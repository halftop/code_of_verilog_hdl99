==> flow/design.v <==
`timescale 1ns / 1ps
module test40(
    input               clk     , 
    input               rst_n   , 
    input       [1:0]   mode    , 
    input       [7:0]   din     , 
    output      [7:0]   dout    
    );
reg [7:0] tap [6:0];
reg [8:0] product [3:0];
reg [7:0] dout_r;
integer i;
always @(posedge clk or negedge rst_n) begin
    if (!rst_n) begin
        for (i = 0; i <= 6; i = i + 1) begin
            tap[i] <= 8'd0;
        end
    end else begin
        for (i = 6; i > 0; i = i - 1) begin
            tap[i] <= tap[i-1];
        end
        tap[0] <= din;
    end
end
always @(posedge clk or negedge rst_n) begin
    if (!rst_n) begin
        for (i = 0; i <= 3; i = i + 1) begin
            product[i] <= 8'd0;
        end
    end else begin
        case (mode)
            2'd1: begin
                product[0] = (tap[0] + tap[2]) >> 2;
                product[1] = tap[1] >> 1;
            end
            2'd2: begin
                product[0] = (tap[0] + tap[4]) >> 3;
                product[1] = (tap[1] + tap[2] + tap[3]) >> 2;
            end
            2'd3: begin
                product[0] = (tap[0] + tap[6]) >> 4;
                product[1] = (tap[1] + tap[5]) >> 3;
                product[2] = ((tap[2] + tap[4]) * 3) >> 4;
                product[3] = tap[3] >> 2;
            end
            default: ;
        endcase
    end
end
always @(posedge clk or negedge rst_n) begin
    if (!rst_n) begin
        dout_r <= 8'd0;
    end else begin
        case (mode)
            2'd1: dout_r <= product[0] + product[1];
            2'd2: dout_r <= product[0] + product[1];
            2'd3: dout_r <= (product[0] + product[1]) + (product[2] + product[3]);
            default: dout_r <= din;
        endcase
    end
end
assign dout = dout_r;
endmodule
# --- Reports on test40 ---
# Tool output for the design above, in the order of the flow.
# Lines are those of the file above, counted from 1.
# Operators: Yosys type, input widths -> output width; for muxes data width and select width s.
# Cell names lack the library's common part.
setup:
  top: "test40"
  clk_port: "clk"
  cell_library: "sky130hd"
  lib_corner: "tt_025C_1v80"

# --- Word-level counts ---
# Source: Yosys, flattened and elaborated. Widths are those after wreduce. Registers that Yosys merges into a memory's read port (data or address) are not register bits. Print and check cells do not count. Equal cells are merged and count once.
word_totals:
  regBits: 93
  in_bits: 12
  out_inout_bits: 8
op_classes:
  addsub: 10
  n_mul: 1
  n_eq: 3
  muxes: 3
  n_reduce_logical: 2
ops:
  columns: ["cell", "n"]
  rows:
  - ["$add 8x8->9", 6]
  - ["$pmux 8 s3", 2]
  - ["$mul 9x2->11 const B", 1]
  - ["$add 8x8->8", 2]
  - ["$pmux 8 s2", 1]
  - ["$add 9x8->9", 1]
  - ["$add 7x6->8", 1]
  - ["$eq 2x2->1 const B", 2]
  - ["$reduce_bool 3->1", 1]
  - ["$eq 2x1->1 const B", 1]
  - ["$reduce_or 2->1", 1]

# --- Depth ---
# Longest topological path by Yosys (ltp), each cell counted once; first at word level (registers and memories cut), then after technology mapping (sequential cells cut; the memories' decode and read muxes count).
logic_depth:
  word_depth: 3
  abc_area: 1
  depth_mapped: 19
  depth_no_buf: 19

# --- Synthesis result ---
# Source: synth_stat.txt of the flow (Yosys; design flattened, memories mapped). It holds for the ABC_AREA given above (unset counts as 0); a run with the other value may have another netlist.
# The area totals of this step are shown rounded.
mapped:
  cell_count: 801
  mapped_area_um2: 6260
  seqArea_um2: 2277
  ffs: 91
  n_buf: 10
by_type:
  columns: ["cell", "n", "type_area_um2"]
  rows:
  - ["dfrtp_1", 91, 2.28E+03]
  - ["ha_1", 70, 875.84]
  - ["nand2_1", 233, 874.589]
  - ["inv_1", 117, 439.171]
  - ["fa_1", 17, 340.326]
  - ["nand3_1", 64, 320.307]
  - ["a21oi_1", 56, 280.269]
  - ["nor2_1", 50, 187.68]
  - ["o21ai_0", 23, 115.11]
  - ["nand3b_1", 9, 67.565]
  - ["nand4_1", 9, 56.304]
  - ["xor2_1", 6, 52.55]
  - ["o21bai_1", 6, 45.043]
  - ["xnor2_1", 5, 43.792]
  - ["a21oi_2", 4, 35.034]
  - ["or2_2", 5, 31.28]
  - ["nor3_1", 6, 30.029]
  - ["a31oi_1", 4, 25.024]
# Not listed: further types 17, cells in them 26.

# --- Timing after synthesis ---
# Source: OpenSTA report_checks on the synthesized netlist (no wires, ideal clock, input and output delay 20% of the period each), path of least setup slack; recovery checks are left aside. Register names are those of the netlist, which keeps one name where synthesis merged equal registers.
synth_path:
  kind: "reg2reg"
  start: "register (no name shown)"
  end: "register dout_r[6]"
  clock_period_ns: 3.32
  setup_ns: 0.118
  t_first_pin_ns: 0.000
  arrival_time_ns: 2.897
  t_required_ns: 3.202
  slack_ns: 0.305
  path_delay_ns: 3.015
  driving_pins: 17
  n_path_buf: 0
  period_less_setup_slack_ns: 3.015
# "path_delay_ns" = arrival - input delay + setup time.
# "driving_pins": output pins that drive a net of the path, with the launching flip-flop's if there is one; two outputs of one cell count as two.
# "period_less_setup_slack_ns" = period - worst setup slack (recovery checks aside). The figure is calculated, with input and output delays left at 20% of the set period.
# The rows between start and end are the longest chain of elaborated cells between them; the timing report does not say that the signal goes this way. Where chains are equally long, one stands for them.
# A line is the first line of the expression or statement that the cell stems from. Yosys adds cells for indexed reads and writes and turns some case tables into memories.
# A register here has more assigning lines than the two given.
synth_via:
  path_cell_list: "dfrtp_1 > ha_1 > or2_1 > and2_4 > a21oi_2 > nand2_1 > and2_2 > fa_1 > ha_1 > nand2_1 > or2_2 > nand3_1 > nand2_1 > nand3_1 > nand2_1 > nand2_1 > nand2_1"
  elab_chain_cells: 3
synth_rtl:
  columns: ["element", "line_no", "source"]
  rows:
  - ["start: assignment", 33, null]
  - ["start: assignment", 37, null]
  - ["$add 8x8->8 x2", 57, null]
  - ["$pmux 8 s2", 54, "case (mode)"]
  - ["end: assignment", 55, null]
  - ["end: assignment", 56, null]
  - ["end: declaration", 11, "reg [7:0] dout_r;"]

# --- Path in the finished layout ---
# From the final timing report of run 1: the path of least setup slack in the routed layout; clock arrival at registers is part of the times.
layout_path:
  kind: "reg2reg"
  start: "register (no name shown)"
  end: "register dout_r[6]"
  clock_period_ns: 4.1
  setup_ns: 0.11
  t_first_pin_ns: 0.34
  arrival_time_ns: 3.43
  t_required_ns: 4.33
  slack_ns: 0.90
  driving_pins: 17
  n_path_buf: 0
# The rows between start and end are the longest chain of elaborated cells between them; the timing report does not say that the signal goes this way. Where chains are equally long, one stands for them.
# A register here has more assigning lines than the two given.
layout_via:
  path_cell_list: "dfrtp_1 > ha_1 > or2_1 > and2_4 > a21oi_2 > nand2_1 > and2_2 > fa_1 > ha_1 > nand2_1 > or2_2 > nand3_1 > nand2_1 > nand3_1 > nand2_1 > nand2_1 > nand2_1"
  elab_chain_cells: 3
layout_rtl:
  columns: ["element", "line_no", "source"]
  rows:
  - ["start: assignment", 33, null]
  - ["start: assignment", 37, null]
  - ["$add 8x8->8 x2", 57, null]
  - ["$pmux 8 s2", 54, "case (mode)"]
  - ["end: assignment", 55, null]
  - ["end: assignment", 56, null]
  - ["end: declaration", 11, "reg [7:0] dout_r;"]

Flow measurements of test40 on sky130hd: 2 stored runs with different settings, listed in no order. Input and output delays are each 20% of the period that was set; the output load is 0.01 pF.
"achieved_clock_period_ns" = clock period - worst setup slack. The figure is calculated, with input and output delays left at 20% of the set period.
"power.total_w" is the tool's figure for a default switching activity; nothing was simulated.
Measured values are rounded.

--- run 1 ---
==> flow/run.sh <==
#!/bin/bash
# the make line also repeats the synthesis and layout settings of config.mk as NAME=value (left out here)
make -C /OpenROAD-flow-scripts/flow DESIGN_CONFIG=/design/flow/config.mk WORK_HOME=/design/flow/orfs CLKGATE_MAP_FILE= finish
==> flow/config.mk <==
export PLATFORM = sky130hd
export DESIGN_NAME = test40
export DESIGN_NICKNAME = test40
export VERILOG_FILES = /design/flow/design.v
export SDC_FILE = /design/flow/constraint.sdc
export NUM_CORES = 4
export LEC_CHECK = 0
export ABC_AREA = 1
export CAP_MARGIN = 40
export CELL_PAD_IN_SITES_DETAIL_PLACEMENT = 0
export CORE_ASPECT_RATIO = 0.5
export CORE_MARGIN = 9
export CORE_UTILIZATION = 50
export GPL_ROUTABILITY_DRIVEN = 0
export MAX_ROUTING_LAYER = met5
export SLEW_MARGIN = 20
export TNS_END_PERCENT = 20
==> flow/constraint.sdc <==
create_clock -name core_clock -period 4.1 [get_ports {clk}]
set_input_delay 0.8200 -clock core_clock [delete_from_list [all_inputs] [get_ports {clk}]]
set_output_delay 0.8200 -clock core_clock [all_outputs]
set_load 0.01 [all_outputs]

==> results, as YAML <==
results:
  dieArea_um2: 17120
  worst_setup_slack_ns: 0.900
  tns_setup_ns: 0.000
  final_stdcell_area_um2: 6942
  synthesis_area_um2: 6260
  power.total_w: 0.003503
  achieved_clock_period_ns: 3.200

--- run 2 ---
==> flow/run.sh <==
#!/bin/bash
# the make line also repeats the synthesis and layout settings of config.mk as NAME=value (left out here)
make -C /OpenROAD-flow-scripts/flow DESIGN_CONFIG=/design/flow/config.mk WORK_HOME=/design/flow/orfs CLKGATE_MAP_FILE= finish
==> flow/config.mk <==
export PLATFORM = sky130hd
export DESIGN_NAME = test40
export DESIGN_NICKNAME = test40
export VERILOG_FILES = /design/flow/design.v
export SDC_FILE = /design/flow/constraint.sdc
export NUM_CORES = 4
export LEC_CHECK = 0
export CAP_MARGIN = 20
export CORE_ASPECT_RATIO = 1.14
export CORE_MARGIN = 2
export CORE_UTILIZATION = 71
export MAX_ROUTING_LAYER = met5
export SETUP_SLACK_MARGIN = 0.86
export SLEW_MARGIN = 20
export TNS_END_PERCENT = 90
==> flow/constraint.sdc <==
create_clock -name core_clock -period 3.2 [get_ports {clk}]
set_input_delay 0.6400 -clock core_clock [delete_from_list [all_inputs] [get_ports {clk}]]
set_output_delay 0.6400 -clock core_clock [all_outputs]
set_load 0.01 [all_outputs]

==> results, as YAML <==
results:
  dieArea_um2: 8763
  worst_setup_slack_ns: -0.361
  power.total_w: 0.00565
  tns_setup_ns: -0.716
  achieved_clock_period_ns: 3.561
  final_stdcell_area_um2: 7039
  synthesis_area_um2: 5700
