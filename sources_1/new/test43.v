==> flow/design.v <==
`timescale 1ns / 1ps
module test43
#(
    parameter WIDTH	= 8 ,
                DEPTH = 8   ,
                YWD = WIDTH+clogb2(DEPTH)
)
(
    input					clk			,
    input					rst_n		,
    input       [WIDTH-1:0] i_data      ,
    output  reg [YWD-1:0]   o_y 
);
reg     [WIDTH-1:0]     data_r      [DEPTH-1:0];
integer i;
always @(posedge clk or negedge rst_n) begin
    if (!rst_n) begin
        for ( i=0 ;i<DEPTH ;i=i+1 ) begin
            data_r[i] <= 'd0;
        end
    end else begin
        data_r[0] <= i_data;
        for ( i=1 ;i<DEPTH ;i=i+1 ) begin
            data_r[i] <= data_r[i-1];
        end
    end
end
reg     [YWD-1:0] sum_comb;
always @(*) begin
    sum_comb = 'd0;
    for ( i=0 ;i<DEPTH ; i=i+1) begin
        sum_comb = sum_comb + data_r[i];
    end
end
always @(posedge clk or negedge rst_n) begin
    if (!rst_n) begin
        o_y <= 'd0;
    end else begin
        o_y <= sum_comb;
    end
end
function integer clogb2 (input integer depth);
    begin
        for(clogb2=0; depth>1; clogb2=clogb2+1)
        depth = depth >> 1;
    end
endfunction
endmodule
== Tool chain data of test43 ==
The steps from the RTL of test43 to its reports follow in flow order.
Lines are those of the file above, counted from 1.
Not given: --

* Top module: test43
* Clock: clk
* Standard-cell library: sky130hd
* Corner: tt_025C_1v80

== Word level ==
Counts by Yosys on the flattened word-level netlist (proc, flatten, opt, wreduce). Print and check cells are left out. Cells with the same type and inputs are merged into one.

* Add/subtract/negate cells: 7

{| class="wikitable"
|+ Operators with widths
! kind !! number
|-
| adder 11 x 8 -> 11 bit || 4
|-
| adder 10 x 8 -> 11 bit || 1
|-
| adder 9 x 8 -> 10 bit || 1
|-
| adder 8 x 8 -> 9 bit || 1
|}

* Register bits after elaboration: 75
* Input bits: 10
* Output and inout bits: 11

== Longest topological paths ==
Yosys ltp: most cells in a row. Word level: on the elaborated netlist, between registers, memories and ports. Mapped: between sequential cells and ports; inverters and the memories' decode and read muxes count.

* Depth in word-level cells: 7
* ABC_AREA: 0
* Gate-level depth with buffers: 14
* Mapped depth without buffers: 14

== After synthesis ==
Yosys stat after the flow's synthesis: flattened, memories mapped to cells. It holds for the ABC_AREA given above (unset counts as 0); a run with the other value may have another netlist.
Totals and module areas in this step are rounded.

{| class="wikitable"
|+ Cell types
! cell !! number !! total area (um^2)
|-
| sky130_fd_sc_hd__dfrtp_1 || 75 || 1876.8
|-
| sky130_fd_sc_hd__fa_1 || 47 || 940.902
|-
| sky130_fd_sc_hd__inv_1 || 111 || 416.65
|-
| sky130_fd_sc_hd__ha_1 || 11 || 137.632
|-
| sky130_fd_sc_hd__xnor2_1 || 4 || 35.034
|-
| sky130_fd_sc_hd__a21oi_1 || 4 || 20.019
|-
| sky130_fd_sc_hd__xor2_1 || 2 || 17.517
|-
| sky130_fd_sc_hd__a21o_1 || 2 || 15.014
|-
| sky130_fd_sc_hd__a311oi_2 || 1 || 15.014
|-
| sky130_fd_sc_hd__nor2b_1 || 2 || 12.512
|-
| sky130_fd_sc_hd__o21ai_0 || 2 || 10.01
|-
| sky130_fd_sc_hd__a21oi_2 || 1 || 8.758
|-
| sky130_fd_sc_hd__nand2_1 || 2 || 7.507
|-
| sky130_fd_sc_hd__nor2_1 || 2 || 7.507
|-
| sky130_fd_sc_hd__a31oi_1 || 1 || 6.256
|-
| sky130_fd_sc_hd__nand4_1 || 1 || 6.256
|}

* Cell count: 268
* Synthesis area: 3530 um^2
* Mapped flip-flops: 75

== Worst setup path after synthesis ==
OpenSTA on the mapped netlist: ideal clock, no wires. The path of least setup slack (recovery checks aside). Input and output delay are each 20% of the period. Register names are those of the netlist, which keeps one name where synthesis merged equal registers.

* Kind: reg2reg
* Start: reg data_r[0][2]
* End: reg o_y[10]
* Period: 8430 ps
* Setup time: 134 ps
* Launch time at the first pin: 0 ps
* Arrival time: 3803 ps
* Required time: 8296 ps
* Slack: 4493 ps
* Path delay: 3937 ps
* Stages: 15
* Path buffers: 0
* Synthesis period reached: 3937 ps

"path delay" is the arrival time less input delay plus setup time.
"stages": output pins that drive a net of the path, with the launching flip-flop's if there is one; two outputs of one cell count as two.
"synthesis period reached" is the clock period less the worst setup slack; recovery checks do not enter. This is arithmetic on one report: input and output delays are still those of the set period (20% each).
Between the ends stands the longest chain of elaborated cells between them, by number of cells; it is not shown to be the way that was timed. Of several equally long chains one is given.
Each line given opens the expression or statement behind the cell; cells for indexed reads and writes are added by Yosys, which also makes memories of some case tables.

* Cell sequence: sky130_fd_sc_hd__dfrtp_1 sky130_fd_sc_hd__inv_1 sky130_fd_sc_hd__fa_1 sky130_fd_sc_hd__inv_1 sky130_fd_sc_hd__fa_1 sky130_fd_sc_hd__fa_1 sky130_fd_sc_hd__inv_1 sky130_fd_sc_hd__fa_1 sky130_fd_sc_hd__inv_1 sky130_fd_sc_hd__ha_1 sky130_fd_sc_hd__fa_1 sky130_fd_sc_hd__a21oi_2 sky130_fd_sc_hd__nor2b_1 sky130_fd_sc_hd__a311oi_2 sky130_fd_sc_hd__o21ai_0
* Cells in the longest elaborated chain: 7
* Elaborated cells on any way between the ends: 7
* RTL lines with such cells: 1
* Classes of those cells: add/sub: 7

{| class="wikitable"
|+ RTL lines, path post-synthesis
! what !! line !! source
|-
| start, declared || 14 || <nowiki>reg     [WIDTH-1:0]     data_r      [DEPTH-1:0];</nowiki>
|-
| start, assigned || 19 || <nowiki>data_r[i] <= 'd0;</nowiki>
|-
| start, assigned || 22 || <nowiki>data_r[0] <= i_data;</nowiki>
|-
| adder 8 x 8 -> 9 bit || 32 || <nowiki>sum_comb = sum_comb + data_r[i];</nowiki>
|-
| adder 9 x 8 -> 10 bit || 32 ||
|-
| adder 10 x 8 -> 11 bit || 32 ||
|-
| adder 11 x 8 -> 11 bit (4 in a row) || 32 ||
|-
| end, assigned || 37 || <nowiki>o_y <= 'd0;</nowiki>
|-
| end, assigned || 39 || <nowiki>o_y <= sum_comb;</nowiki>
|-
| end, declared || 12 || <nowiki>output  reg [YWD-1:0]   o_y</nowiki>
|}

== Path in the finished layout ==
From the final timing report of run A: the path of least setup slack in the routed layout; clock arrival at registers is part of the times.
The path's times are printed in steps of 10 ps; the period is the one set.

* Kind: reg2reg
* Start: reg data_r[0][2]
* End: reg o_y[10]
* Period: 5710 ps
* Setup time: 130 ps
* Launch time at the first pin: 330 ps
* Arrival time: 4310 ps
* Required time: 5920 ps
* Slack: 1610 ps
* Stages: 15
* Path buffers: 0

Between the ends stands the longest chain of elaborated cells between them, by number of cells; it is not shown to be the way that was timed. Of several equally long chains one is given.

* Cell sequence: sky130_fd_sc_hd__dfrtp_1 sky130_fd_sc_hd__inv_1 sky130_fd_sc_hd__fa_1 sky130_fd_sc_hd__inv_1 sky130_fd_sc_hd__fa_1 sky130_fd_sc_hd__fa_1 sky130_fd_sc_hd__inv_1 sky130_fd_sc_hd__fa_1 sky130_fd_sc_hd__inv_1 sky130_fd_sc_hd__ha_1 sky130_fd_sc_hd__fa_1 sky130_fd_sc_hd__a21oi_2 sky130_fd_sc_hd__nor2b_1 sky130_fd_sc_hd__a311oi_2 sky130_fd_sc_hd__o21ai_0
* Cells in the longest elaborated chain: 7
* Elaborated cells on any way between the ends: 7
* RTL lines with such cells: 1
* Classes of those cells: add/sub: 7

{| class="wikitable"
|+ RTL lines, path post-layout
! what !! line !! source
|-
| start, declared || 14 || <nowiki>reg     [WIDTH-1:0]     data_r      [DEPTH-1:0];</nowiki>
|-
| start, assigned || 19 || <nowiki>data_r[i] <= 'd0;</nowiki>
|-
| start, assigned || 22 || <nowiki>data_r[0] <= i_data;</nowiki>
|-
| adder 8 x 8 -> 9 bit || 32 || <nowiki>sum_comb = sum_comb + data_r[i];</nowiki>
|-
| adder 9 x 8 -> 10 bit || 32 ||
|-
| adder 10 x 8 -> 11 bit || 32 ||
|-
| adder 11 x 8 -> 11 bit (4 in a row) || 32 ||
|-
| end, assigned || 37 || <nowiki>o_y <= 'd0;</nowiki>
|-
| end, assigned || 39 || <nowiki>o_y <= sum_comb;</nowiki>
|-
| end, declared || 12 || <nowiki>output  reg [YWD-1:0]   o_y</nowiki>
|}

Subject: test43 on sky130hd, stored results

Hello all,

Flow measurements of test43 on sky130hd: 2 stored runs with different settings, listed in no order. Input and output delays are each 20% of the period that was set; the output load is 0.01 pF.
By "worst setup path time" is meant the share of the clock period that the worst setup path is allowed (20% is reserved at inputs, 20% at outputs), minus its slack. Clock arrival times at its registers enter into it.
By "power" is meant OpenSTA's value without simulated activity: inputs other than the clock are taken to toggle once in ten clock periods, and the tool carries that through the logic.
"worst setup path time" is known to 10 ps.
The results are shown rounded.

Run A
==> flow/run.sh <==
#!/bin/bash
# the make line also repeats the synthesis and layout settings of config.mk as NAME=value (left out here)
make -C /OpenROAD-flow-scripts/flow DESIGN_CONFIG=/design/flow/config.mk WORK_HOME=/design/flow/orfs CLKGATE_MAP_FILE= finish
==> flow/config.mk <==
export PLATFORM = sky130hd
export DESIGN_NAME = test43
export DESIGN_NICKNAME = test43
export VERILOG_FILES = /design/flow/design.v
export SDC_FILE = /design/flow/constraint.sdc
export NUM_CORES = 4
export LEC_CHECK = 0
export ABC_AREA = 0
export CAP_MARGIN = 40
export CORE_MARGIN = 7
export CORE_UTILIZATION = 19
export CTS_CLUSTER_DIAMETER = 59
export CTS_CLUSTER_SIZE = 63
export HOLD_SLACK_MARGIN = 0.24
export MAX_ROUTING_LAYER = met5
export PLACE_DENSITY_LB_ADDON = 0.1
export SETUP_SLACK_MARGIN = -0.26
export SLEW_MARGIN = 20
==> flow/constraint.sdc <==
create_clock -name core_clock -period 5.71 [get_ports {clk}]
set_input_delay 1.1420 -clock core_clock [delete_from_list [all_inputs] [get_ports {clk}]]
set_output_delay 1.1420 -clock core_clock [all_outputs]
set_load 0.01 [all_outputs]

==> results of run A <==
chip area after synthesis (Yosys): 3530 um^2
die area: 22600 um^2
utilization: 23.9 %
worst setup slack after layout: 1610 ps
total negative slack: 0 ps
worst hold slack: 371 ps
power: 2060 µW
worst setup path time: 4100 ps
worst setup path kind: reg2reg

Run B
==> flow/run.sh <==
#!/bin/bash
# the make line also repeats the synthesis and layout settings of config.mk as NAME=value (left out here)
make -C /OpenROAD-flow-scripts/flow DESIGN_CONFIG=/design/flow/config.mk WORK_HOME=/design/flow/orfs CLKGATE_MAP_FILE= finish
==> flow/config.mk <==
export PLATFORM = sky130hd
export DESIGN_NAME = test43
export DESIGN_NICKNAME = test43
export VERILOG_FILES = /design/flow/design.v
export SDC_FILE = /design/flow/constraint.sdc
export NUM_CORES = 4
export LEC_CHECK = 0
export CAP_MARGIN = 20
export CELL_PAD_IN_SITES_DETAIL_PLACEMENT = 2
export CELL_PAD_IN_SITES_GLOBAL_PLACEMENT = 1
export CORE_MARGIN = 6
export CORE_UTILIZATION = 56
export CTS_CLUSTER_SIZE = 72
export GPL_ROUTABILITY_DRIVEN = 1
export MAX_ROUTING_LAYER = met5
export MIN_ROUTING_LAYER = met1
export PLACE_DENSITY_LB_ADDON = 0.09
export SLEW_MARGIN = 20
==> flow/constraint.sdc <==
create_clock -name core_clock -period 5.59 [get_ports {clk}]
set_input_delay 1.1180 -clock core_clock [delete_from_list [all_inputs] [get_ports {clk}]]
set_output_delay 1.1180 -clock core_clock [all_outputs]
set_load 0.01 [all_outputs]

==> results of run B <==
did not finish, placement stopped with DPL-0033

Thanks
